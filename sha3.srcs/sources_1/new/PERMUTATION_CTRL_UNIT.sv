==> flow/design.v <==
module ROUND_CONSTANT_COUNTER(
	output logic [0:64-1] CONSTANT_VALUE,
	input logic [4:0]  COUNTER
	);
logic [0:64-1] out_reg;
always_comb
begin
    case(COUNTER)
	    5'b00000 : out_reg	=	64'h0000000000000001;	
		5'b00001 : out_reg	=	64'h0000000000008082;
		5'b00010 : out_reg	=	64'h800000000000808a;
		5'b00011 : out_reg	=	64'h8000000080008000;
		5'b00100 : out_reg	=	64'h000000000000808b;
		5'b00101 : out_reg	=	64'h0000000080000001;
		5'b00110 : out_reg	=	64'h8000000080008081;
		5'b00111 : out_reg	=	64'h8000000000008009;
		5'b01000 : out_reg	=	64'h000000000000008a;
		5'b01001 : out_reg	=	64'h0000000000000088;                    
		5'b01010 : out_reg	=	64'h0000000080008009;                     
		5'b01011 : out_reg	=	64'h000000008000000a;                    
		5'b01100 : out_reg	=	64'h000000008000808b;                     
		5'b01101 : out_reg	=	64'h800000000000008b;                     
		5'b01110 : out_reg	=   64'h8000000000008089;                     
		5'b01111 : out_reg  =	64'h8000000000008003;
		5'b10000 : out_reg	=	64'h8000000000008002;	
		5'b10001 : out_reg	=	64'h8000000000000080;
		5'b10010 : out_reg	=	64'h000000000000800a;
		5'b10011 : out_reg	=	64'h800000008000000a;
		5'b10100 : out_reg	=	64'h8000000080008081;
		5'b10101 : out_reg	=	64'h8000000000008080;
		5'b10110 : out_reg	=	64'h0000000080000001;
		5'b10111 : out_reg	=	64'h8000000080008008;
		default  : out_reg	=	64'h0000000000000000;		
    endcase
end
assign CONSTANT_VALUE = out_reg;
endmodule
`timescale 1ns / 1ps
module PERMUTATION_CTRL_UNIT(
	input logic CLK,
	input logic A_RST,
	input logic CE,
	output logic [0:64-1] CONSTANT_VALUE,
	input logic VALID_NEW_MESSAGE_FROM_PADDING,
	output logic WAIT_FOR_NEW_MESSAGE,
	input logic LAST_MESSAGE_FROM_PADDING,
	output logic HASH_VALID
    );
typedef enum {INIT, NEW_MESS, COUNTING,  WAIT_FOR_NEXT_MESS, VALID} permutation_ctrl_states;
logic h_val;
logic wait_f_new_mess;
logic [4:0] twenty_four_counter;
permutation_ctrl_states state;
logic last_perm_for_mess;
ROUND_CONSTANT_COUNTER RND_CONST_CNT (
    .CONSTANT_VALUE(CONSTANT_VALUE),
    .COUNTER(twenty_four_counter)
);
always@ (posedge CLK, posedge A_RST)
begin
    if(A_RST == 1'b1)
        last_perm_for_mess  <=  1'b0;
    else
        if(CE == 1'b1)
            if(LAST_MESSAGE_FROM_PADDING == 1'b1)
                last_perm_for_mess  <=  1'b1;
            else if(h_val == 1'b1)
                last_perm_for_mess  <=  1'b0;
end
assign WAIT_FOR_NEW_MESSAGE = wait_f_new_mess & !VALID_NEW_MESSAGE_FROM_PADDING;
always @(posedge CLK, posedge A_RST)
begin
    if(A_RST == 1'b1) begin
        state   <=  INIT;
        twenty_four_counter   <=  0;       
    end
        else if(CE == 1'b1) begin
                case(state)
                    INIT : begin
                        if(VALID_NEW_MESSAGE_FROM_PADDING == 1'b1) begin
                            state   <=  COUNTING;
                            twenty_four_counter   <=  1;
                        end else
                            twenty_four_counter   <=  0;
                    end
                    COUNTING :
                        if(twenty_four_counter  == 23) begin
                            if(last_perm_for_mess == 1'b1)
                                state   <=  VALID;
                            else
                                state   <=  WAIT_FOR_NEXT_MESS;                   
                            twenty_four_counter   <=  0;
                        end else 
                            twenty_four_counter   <=  twenty_four_counter + 1 ;
                    WAIT_FOR_NEXT_MESS :
                        if(VALID_NEW_MESSAGE_FROM_PADDING == 1'b1) begin
                            state   <=  COUNTING;
                            twenty_four_counter   <=  1;
                        end
                    VALID :
                        if(VALID_NEW_MESSAGE_FROM_PADDING == 1'b1) begin
                            state   <=  COUNTING;
                            twenty_four_counter   <=  0;
                        end else
                            state   <= WAIT_FOR_NEXT_MESS; 
                    default :
                        state   <=  INIT;
                endcase
            end
end
always_comb
begin
    if(state == VALID)
        h_val <=    1'b1;
    else
        h_val <=    1'b0;
end
always_comb
begin
    if(state == WAIT_FOR_NEXT_MESS || state == INIT || state == VALID)
        wait_f_new_mess =    1'b1;
    else
       wait_f_new_mess =    1'b0;
end
assign HASH_VALID = h_val;
endmodule
# Tool chain data of PERMUTATION_CTRL_UNIT
# What the tools print for PERMUTATION_CTRL_UNIT, step after step.
# Lines are those of the file above, counted from 1.
# Operators: Yosys type, input widths -> output width; for muxes data width and select width s.
# Cell names lack the library's common part.
# Not given: -
# inputs
design	PERMUTATION_CTRL_UNIT
clock_port	CLK
lib	sky130hd
lib_corner	tt_025C_1v80

# Word-level counts
# Counts by Yosys on the flattened word-level netlist (proc, flatten, opt, wreduce; memories kept). Register bits leave out memories and registers merged into their read ports (data or address). Print and check cells are left out. Cells with the same type and inputs are merged into one.
# Yosys's memory passes give these memory sizes; they may raise the number of words (mostly to a power of two), join words into wider ones and drop unused or constant bits.
# op_classes
n_addsub	1
eq_ne	8
mux	14
n_logic	1
reduce_logical	10
# ops
op	count
$pmux 32 s3	1
$eq 32x2->1 const B	2
$mux 32	2
$eq 32x3->1 const B	1
$logic_not 32->1	1
$pmux 5 s4	1
$mux 5	3
$ne 2x2->1 const B	3
$mux 1	6
$add 5x1->5 const B	1
$eq 5x5->1 const B	1
$reduce_and 4->1	1
$reduce_bool 4->1	1
$reduce_and 3->1	1
$mux 3	1
$logic_or 1x1->1	2
$ne 2x1->1 const B	1
$reduce_and 2->1	1
$reduce_bool 2->1	1
$reduce_or 2->1	1
$and 1x1->1	1
$logic_not 1->1	1
# word_totals
register_bits	38
rom_bits	224
memories	1
out_inout_bits	66
word_cells	38
# mem_list
memory	size	width	read_ports	wr	line	rtl
(no name shown)	32	7	1	0	8	case(COUNTER)

# Logic depth
# Longest topological path by Yosys (ltp), each cell counted once; first at word level (registers and memories cut), then after technology mapping (sequential cells cut; the memories' decode and read muxes count).
# depth
depth_word	5
abc_area	1
mapped_depth	8
mapped_depth_nobuf	8

# After synthesis
# The flow's flattened synthesis, as Yosys stat reports it; memories are mapped. The netlist is that of the ABC_AREA named above (0 if unset); the other value can give another one.
# types
cell_type	count
buf_4	60
dfrtp_1	9
nand2_1	46
ha_1	7
nand3_1	12
o21ai_1	12
inv_1	14
nor2_1	10
dfstp_2	1
o21ai_0	5
inv_2	6
nand4_4	1
nand4_1	3
nor2_2	3
a21oi_1	3
o211ai_1	2
o22ai_1	2
or2_1	2
# Other cell types: 5; their cells: 5.
# synth_totals
cells	203
synth_area_um2	1371.3
ffs	10
buf_cells	61

# Timing after synthesis
# Source: OpenSTA report_checks on the synthesized netlist (no wires, ideal clock, input and output delay 20% of the period each), path of least setup slack; recovery checks are left aside. Register names are those of the netlist, which keeps one name where synthesis merged equal registers.
# synth_path
kind	reg2out
startpoint	reg twenty_four_counter[1]
endpoint	out CONSTANT_VALUE[62]
period_ps	1890
t_first_pin_ps	0
arrival_time_ps	1332
required_time_ps	1512
slack_ps	180
delay_ps	1332
driving_pins	8
period_less_setup_slack_ps	1710
# "delay_ps" = arrival - input delay + setup time.
# At an output port there is no setup time.
# "driving_pins": output pins that drive a net of the path, with the launching flip-flop's if there is one; two outputs of one cell count as two.
# "period_less_setup_slack_ps" = period - worst setup slack (recovery checks aside). The figure is calculated, with input and output delays left at 20% of the set period.
# The rows between start and end are the longest chain of elaborated cells between them; the timing report does not say that the signal goes this way. Where chains are equally long, one stands for them.
# A line is the first line of the expression or statement that the cell stems from. Yosys adds cells for indexed reads and writes and turns some case tables into memories.
# A memory read counts as a cell of the chain, while the word-level depth stops at memories.
# At most two assigning lines are given for a register; there are more.
# synth_between
cell_sequence	dfrtp_1 > inv_1 > ha_1 > nor2_1 > o21ai_0 > nand2_1 > nand2_1 > o21ai_1
elab_chain_cells	1
cells_between	1
lines_between	1
# synth_lines
element	line	rtl
from (decl)	52	logic [4:0] twenty_four_counter;
from (assign)	75	twenty_four_counter   <=  0;
from (assign)	94	twenty_four_counter   <=  twenty_four_counter + 1 ;
$mem_v2 32x7	8	case(COUNTER)
to (decl)	43	output logic [0:64-1] CONSTANT_VALUE,

# Timing after layout
# From the final timing report of stored run 1: the path of least setup slack in the routed layout; clock arrival at registers is part of the times.
# The report prints the path's times to 10 ps; the period is as set.
# layout_path
kind	reg2out
startpoint	reg twenty_four_counter[1]
endpoint	out CONSTANT_VALUE[62]
period_ps	2160
t_first_pin_ps	270
arrival_time_ps	1600
required_time_ps	1730
slack_ps	120
driving_pins	10
# The rows between start and end are the longest chain of elaborated cells between them; the timing report does not say that the signal goes this way. Where chains are equally long, one stands for them.
# A memory read counts as a cell of the chain, while the word-level depth stops at memories.
# At most two assigning lines are given for a register; there are more.
# layout_between
cell_sequence	dfrtp_1 > inv_2 > ha_4 > nor2_4 > nor2_2 > nand2_2 > nand2_1 > nand2_1 > o21ai_1 > buf_2
elab_chain_cells	1
cells_between	1
lines_between	1
# layout_lines
element	line	rtl
from (decl)	52	logic [4:0] twenty_four_counter;
from (assign)	75	twenty_four_counter   <=  0;
from (assign)	94	twenty_four_counter   <=  twenty_four_counter + 1 ;
$mem_v2 32x7	8	case(COUNTER)
to (decl)	43	output logic [0:64-1] CONSTANT_VALUE,

# Measured data: module PERMUTATION_CTRL_UNIT, platform sky130hd, 2 stored runs of the flow under differing settings, order arbitrary. Input and output delays are each 20% of the period that was set; the output load is 0.01 pF.
# "power_total_mw": no workload was simulated; the value follows from the tool's default switching activity.
# Settings: - = not set for that run.
run	period_ns	CORE_UTILIZATION	SETUP_SLACK_MARGIN	PLACE_DENSITY_LB_ADDON	ABC_AREA	CTS_CLUSTER_SIZE	SLEW_MARGIN	CAP_MARGIN	CORE_MARGIN	TNS_END_PERCENT	GPL_TIMING_DRIVEN	CTS_CLUSTER_DIAMETER	MIN_ROUTING_LAYER	cell_area_final_um2	die_footprint_um2	total_negative_slack_ps	worstSetupSlack_ps	power_total_mw	yosys_chip_area_um2
stored run 1	2.16	60	0.15	0.12	1	91	40	20	2	-	-	-	-	1607.8	2683.8	0	124	1.794	1371.3
stored run 2	1.45	21	-	0.06	0	44	20	35	6	30	0	377	met2	2075.7	8531.3	-3354	-568	3.607	1356.3
