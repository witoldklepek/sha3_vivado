==> flow/design.v <==
`timescale 1ns / 1ps
module PADDING_CTRL_UNIT #(
    parameter IN_OUT_RATIO = 8,
    localparam BUF_CNT_SIZE = $clog2(IN_OUT_RATIO),
    localparam PAD_CNT_SIZE = $clog2(IN_OUT_RATIO+1) 
) (
    input logic CLK,
    input logic CE,
    input logic A_RST,
    input logic DATA_IN_VALID, 
    output logic CTRL_BUF_READ_EN,
    output logic CTRL_BUF_WRITE_EN,
    input logic BUF_FULL,
    input logic BUF_EMPTY,
    output logic [PAD_CNT_SIZE-1:0] CTRL_PAD_PTR,
    input logic PERMUTATION_READY,
    output logic CTRL_LAST_MESSAGE_FROM_PADDING
    );
typedef enum {  INIT, 
                COUNTING, 
                READ_NEXT, 
                WAIT_FOR_PERM_FINISH_PROCESSING,
                READ_NEXT_AFTER_WAIT,
                WAIT_FOR_PERM_AND_COUNTING,
                READ_NEXT_AFTER_WAIT_AND_COUNTING} padding_ctrl_states;
logic [BUF_CNT_SIZE-1:0] read_en_counter;
logic [PAD_CNT_SIZE-1:0]   pad_ptr_counter;    
logic padding_req_flag;
padding_ctrl_states STATE;
always@(posedge CLK, posedge A_RST)
begin
    if(A_RST == 1'b1)  begin
        STATE   <=  INIT;
    end
        else if(CE == 1'b1) begin
            case(STATE)
                INIT    :   
                    if(DATA_IN_VALID == 1'b1) begin
                        STATE           <=  COUNTING;
                    end
                COUNTING    : begin 
                    if(read_en_counter == IN_OUT_RATIO - 2 ) begin
                        STATE           <=  READ_NEXT;                   
                    end else if(DATA_IN_VALID == 1'b0)begin
                        if(PERMUTATION_READY == 1'b0)
                            STATE           <=  READ_NEXT; 
                        else
                            STATE           <=  WAIT_FOR_PERM_FINISH_PROCESSING; 
                    end
                end 
                WAIT_FOR_PERM_FINISH_PROCESSING : begin
                    if(PERMUTATION_READY == 1'b0)
                        STATE           <=  READ_NEXT_AFTER_WAIT;
                    else if(DATA_IN_VALID == 1'b1)
                        STATE           <=  WAIT_FOR_PERM_AND_COUNTING;
                end
                WAIT_FOR_PERM_AND_COUNTING : begin
                    if(PERMUTATION_READY == 1'b0)
                        STATE           <=  READ_NEXT_AFTER_WAIT_AND_COUNTING; 
                    else if(DATA_IN_VALID == 1'b0)
                        STATE           <=  WAIT_FOR_PERM_FINISH_PROCESSING;  
                end        
                READ_NEXT   : begin
                    if(DATA_IN_VALID == 1'b1)
                        STATE   <=  COUNTING;
                    else
                        STATE   <=  INIT;
                end 
                READ_NEXT_AFTER_WAIT : begin
                    if(DATA_IN_VALID == 1'b1)
                        STATE   <=  COUNTING;
                    else
                        STATE   <=  INIT;
                end
                READ_NEXT_AFTER_WAIT_AND_COUNTING : begin
                     if(DATA_IN_VALID == 1'b1)
                        STATE   <=  COUNTING;
                    else
                        STATE   <=  INIT;
                end      
                default : 
                    STATE   <=  INIT;
            endcase
        end
end 
always_comb
begin
    if(BUF_FULL == 1'b0)
        case(STATE)
            INIT :
                CTRL_BUF_WRITE_EN   <=  1'b0;
            COUNTING :
                    CTRL_BUF_WRITE_EN   <=  1'b1;
            WAIT_FOR_PERM_FINISH_PROCESSING :
                    CTRL_BUF_WRITE_EN   <=  1'b0;
            WAIT_FOR_PERM_AND_COUNTING :
                CTRL_BUF_WRITE_EN   <=  1'b1;
            READ_NEXT :
                if(DATA_IN_VALID)
                    CTRL_BUF_WRITE_EN   <=  1'b1;
                else
                    CTRL_BUF_WRITE_EN   <=  1'b0;
            READ_NEXT_AFTER_WAIT :
                if(DATA_IN_VALID)
                    CTRL_BUF_WRITE_EN   <=  1'b1;
                else
                    CTRL_BUF_WRITE_EN   <=  1'b0;
            READ_NEXT_AFTER_WAIT_AND_COUNTING :
                if(DATA_IN_VALID)
                    CTRL_BUF_WRITE_EN   <=  1'b1;
                else
                    CTRL_BUF_WRITE_EN   <=  1'b0;       
            default :
                CTRL_BUF_WRITE_EN   <=  1'b0;
        endcase
    else
        CTRL_BUF_WRITE_EN   <=  1'b0;
end
always@(posedge CLK, posedge A_RST)
begin
    if(A_RST == 1'b1) begin
        CTRL_BUF_READ_EN    <=  1'b0;
    end else
        if(CE == 1'b1) begin
            if(STATE == READ_NEXT)
                CTRL_BUF_READ_EN    <=  1'b1;          
            else if(STATE == READ_NEXT_AFTER_WAIT)
                CTRL_BUF_READ_EN    <=  1'b1;
            else if(STATE == READ_NEXT_AFTER_WAIT_AND_COUNTING)
                CTRL_BUF_READ_EN    <=  1'b1;
            else
                CTRL_BUF_READ_EN    <=  1'b0;
        end
end
always@(posedge CLK, posedge A_RST)
begin
    if(A_RST == 1'b1) begin
        read_en_counter     <= 0;
        pad_ptr_counter     <= IN_OUT_RATIO - 1;
    end
        else if(CE == 1'b1) begin
            case(STATE)
                INIT : begin
                    read_en_counter     <= 0;
                    pad_ptr_counter     <= IN_OUT_RATIO - 1;
                end
                COUNTING : begin
                    read_en_counter     <= read_en_counter + 1;
                    if(DATA_IN_VALID == 1'b1) 
                        pad_ptr_counter     <= pad_ptr_counter - 1;
                end
                WAIT_FOR_PERM_FINISH_PROCESSING : begin
 if(PERMUTATION_READY == 1'b1) begin
                        pad_ptr_counter     <=  IN_OUT_RATIO - 1;
                        read_en_counter     <=  0;
                    end
                end
                WAIT_FOR_PERM_AND_COUNTING : begin
                    read_en_counter     <= read_en_counter + 1;
                    if(DATA_IN_VALID == 1'b1)
                        pad_ptr_counter     <=  pad_ptr_counter - 1;                   
                end                               
                READ_NEXT : begin
                    read_en_counter     <= 0;
                    pad_ptr_counter     <= IN_OUT_RATIO - 1;
                end
                READ_NEXT_AFTER_WAIT : begin
                    read_en_counter     <= 0;
                    pad_ptr_counter     <= IN_OUT_RATIO - 1;
                end
                READ_NEXT_AFTER_WAIT_AND_COUNTING : begin                   
                    if(DATA_IN_VALID == 1'b1) begin
                        pad_ptr_counter     <= pad_ptr_counter - 1;
                        read_en_counter     <= read_en_counter + 1;
                    end else begin
                        read_en_counter     <= 0;
                        pad_ptr_counter     <= IN_OUT_RATIO - 1;
                    end                    
                end
                default: begin
                    read_en_counter <= 0;
                    pad_ptr_counter <= IN_OUT_RATIO - 1;
               end     
            endcase
        end
end    
always@(posedge CLK, posedge A_RST)
begin
    if(A_RST == 1'b1) begin
        CTRL_PAD_PTR        <=  0;
    end
       else if(CE == 1'b1) begin
                if(STATE == READ_NEXT ) begin
                        CTRL_PAD_PTR    <=  pad_ptr_counter;
                end
                else if(STATE == COUNTING && DATA_IN_VALID == 1'b0 && PERMUTATION_READY == 1'b1) begin
                    CTRL_PAD_PTR        <=  pad_ptr_counter;
                end
            end
end
always@(posedge CLK, posedge A_RST)
begin
    if(A_RST == 1'b1)
        CTRL_LAST_MESSAGE_FROM_PADDING <= 1'b0;
    else
        if(CE == 1'b1) begin
            if((STATE == WAIT_FOR_PERM_FINISH_PROCESSING 
            || STATE == WAIT_FOR_PERM_AND_COUNTING
            || (STATE == READ_NEXT && DATA_IN_VALID == 1'b0)
            ) && PERMUTATION_READY == 1'b0)
                CTRL_LAST_MESSAGE_FROM_PADDING  <=  1'b1;
            else
                CTRL_LAST_MESSAGE_FROM_PADDING  <=  1'b0;
        end
end
endmodule
# Step by step through the tools: PADDING_CTRL_UNIT
# What the tools print for PADDING_CTRL_UNIT, step after step.
# Lines are those of the file above, counted from 1.
# Operators carry their Yosys type and port widths (W data, S select, Z words).
# Not given: n/a
# inputs
top_module,PADDING_CTRL_UNIT
clock_port,CLK
cell_library,sky130hd
corner,tt_025C_1v80

# Elaborated design
# Counts by Yosys on the flattened word-level netlist (proc, flatten, opt, wreduce; memories kept). Register bits leave out memories and registers merged into their read ports (data or address). Print and check cells are left out.
# word_totals
register_bits,45
in_bits,7
out_inout_bits,7
# classes
add_sub_neg,2
equal,13
muxes,26
n_logic,2
reduce_logical,14
# ops
operator,n
$mux W32,7
$pmux W32 S5,1
$eq A32 B3 Y1 const B,3
$eq A32 B2 Y1 const B,2
$eq A32 B1 Y1 const B,1
$logic_not A32 Y1,1
$mux W4,5
$pmux W4 S3,1
$ne A3 B3 Y1 const B,3
$pmux W3 S3,1
$mux W1,8
$mux W3,2
$reduce_and A5 Y1,1
$logic_and A1 B1 Y1,4
$ne A2 B2 Y1 const B,2
$reduce_and A2 Y1,2
$sub A4 B1 Y4 const B,1
$add A3 B1 Y3 const B,1
$eq A3 B3 Y1 const B,1
$reduce_and A3 Y1,1
$reduce_or A3 Y1,1
$logic_or A1 B1 Y1,2
$not A1 Y1,2
$ne A2 B1 Y1 const B,1
$reduce_bool A2 Y1,1
$reduce_or A2 Y1,1
$pmux W1 S2,1

# Logic depth
# Depth = most cells in a row (Yosys ltp): at word level without a register or memory, in the mapped netlist without a sequential cell, where the memories' decode and read muxes count.
# logic_depth
word_depth,5
ABC_AREA,0
ltp_mapped,5

# Synthesis result
# Yosys stat after the flow's synthesis: flattened, memories mapped to cells. It holds for the ABC_AREA given above (unset counts as 0); a run with the other value may have another netlist.
# synth_totals
stdcells,99
mapped_area_mm2,0.001036
seq_area_mm2,0.0005055
ff_cells,20
n_buf,6
# by_type
type,n,type_area_um2
sky130_fd_sc_hd__dfrtp_1,16,400.384
sky130_fd_sc_hd__dfstp_2,4,105.101
sky130_fd_sc_hd__mux2_2,5,56.304
sky130_fd_sc_hd__a21oi_1,10,50.048
sky130_fd_sc_hd__ha_1,3,37.536
sky130_fd_sc_hd__o2bb2ai_1,4,35.034
sky130_fd_sc_hd__a31oi_1,5,31.28
sky130_fd_sc_hd__inv_1,8,30.029
sky130_fd_sc_hd__nand2_1,7,26.275
sky130_fd_sc_hd__buf_2,4,20.019
sky130_fd_sc_hd__a31o_2,2,17.517
sky130_fd_sc_hd__o21ai_4,1,16.266
sky130_fd_sc_hd__a211oi_1,2,15.014
sky130_fd_sc_hd__a21boi_0,2,15.014
sky130_fd_sc_hd__nor3_1,3,15.014
sky130_fd_sc_hd__nor4b_2,1,15.014
sky130_fd_sc_hd__o211ai_1,2,15.014
sky130_fd_sc_hd__o21bai_1,2,15.014
# Not listed: further types 14, cells in them 18.

# Worst setup path after synthesis
# Path of least setup slack by OpenSTA after synthesis, without wires, with an ideal clock, recovery checks aside; 20% of the period is set as input and as output delay. Where synthesis merged equal registers, the netlist keeps one of their names.
# synth_timing
path_kind,reg2out
start,reg STATE
end,out CTRL_BUF_WRITE_EN
clock_period_ns,2.33
output_delay_ns,0.466
launch_ns,0.000
arrival_time_ns,0.959
required_ns,1.864
slack_ns,0.905
path_delay_ns,0.959
driving_pins,4
n_path_buf,0
synth_period_reached_ns,1.425
# "path_delay_ns" is the arrival time less input delay plus setup time.
# A path that ends at an output port has no setup time.
# "driving_pins" counts driving pins, that of a launching flip-flop among them; a cell with two outputs on the path counts twice.
# "synth_period_reached_ns" is the clock period less the worst setup slack; recovery checks do not enter. This is arithmetic on one report: input and output delays are still those of the set period (20% each).
# An end named without its bit number is one bit of that signal or, where synthesis recoded a state register, one of its new flip-flops.
# A register here has more assigning lines than the two given.
# synth_via
cell_sequence,sky130_fd_sc_hd__dfrtp_1 -> sky130_fd_sc_hd__or3_1 -> sky130_fd_sc_hd__nand2_1 -> sky130_fd_sc_hd__a21oi_1
# synth_rtl
item,line,source
start: declaration,29,padding_ctrl_states STATE;
start: assignment,33,STATE   <=  INIT;
start: assignment,39,STATE           <=  COUNTING;
end: declaration,12,"output logic CTRL_BUF_WRITE_EN,"
# No chain of elaborated cells between the ends is given.

# Worst path after layout
# From the final timing report of run A: the path of least setup slack in the routed layout; clock arrival at registers is part of the times.
# layout_timing
path_kind,reg2out
start,reg STATE
end,out CTRL_BUF_WRITE_EN
clock_period_ns,0.906
output_delay_ns,0.18
launch_ns,0.26
arrival_time_ns,1.30
required_ns,0.72
slack_ns,-0.57
driving_pins,5
n_path_buf,1
# An end named without its bit number is one bit of that signal or, where synthesis recoded a state register, one of its new flip-flops.
# A register here has more assigning lines than the two given.
# layout_via
cell_sequence,sky130_fd_sc_hd__dfrtp_1 -> sky130_fd_sc_hd__or3_4 -> sky130_fd_sc_hd__nand2_2 -> sky130_fd_sc_hd__a21oi_2 -> sky130_fd_sc_hd__buf_2
# layout_rtl
item,line,source
start: declaration,29,padding_ctrl_states STATE;
start: assignment,33,STATE   <=  INIT;
start: assignment,39,STATE           <=  COUNTING;
end: declaration,12,"output logic CTRL_BUF_WRITE_EN,"
# No chain of elaborated cells between the ends is given.

# Stored flow runs of PADDING_CTRL_UNIT (2 of them; Yosys, OpenROAD, sky130hd). They differ in their settings and are not a sequence. Constraints: input delay and output delay 20% of the set period each, output load 0.01 pF.
# "fin_power_w": no workload was simulated; the value follows from the tool's default switching activity.
# Among the settings, - means not set for that run.
run name,period_ns,CORE_UTILIZATION,PLACE_DENSITY_LB_ADDON,CELL_PAD_IN_SITES_GLOBAL_PLACEMENT,CELL_PAD_IN_SITES_DETAIL_PLACEMENT,TNS_END_PERCENT,ABC_AREA,CAP_MARGIN,MIN_ROUTING_LAYER,CORE_MARGIN,SLEW_MARGIN,SETUP_SLACK_MARGIN,CORE_ASPECT_RATIO,CTS_CLUSTER_SIZE,CTS_CLUSTER_DIAMETER,MAX_ROUTING_LAYER,final_cell_area_mm2,ys_area_mm2,worstSetupSlack_ns,fin_power_w,final_setup_tns_ns,design_die_area_mm2
run A,0.906,18,0.15,0,2,30,0,40,met1,2,20,-,-,-,-,-,0.0016253,0.001036,-0.574,0.003449,-6.282,0.0063784
run B,2.64,23,-,1,-,45,0,20,-,2,40,0.5,0.93,93,385,met5,0.0012399,0.001036,0.589,0.0009433,0.000,0.0050574
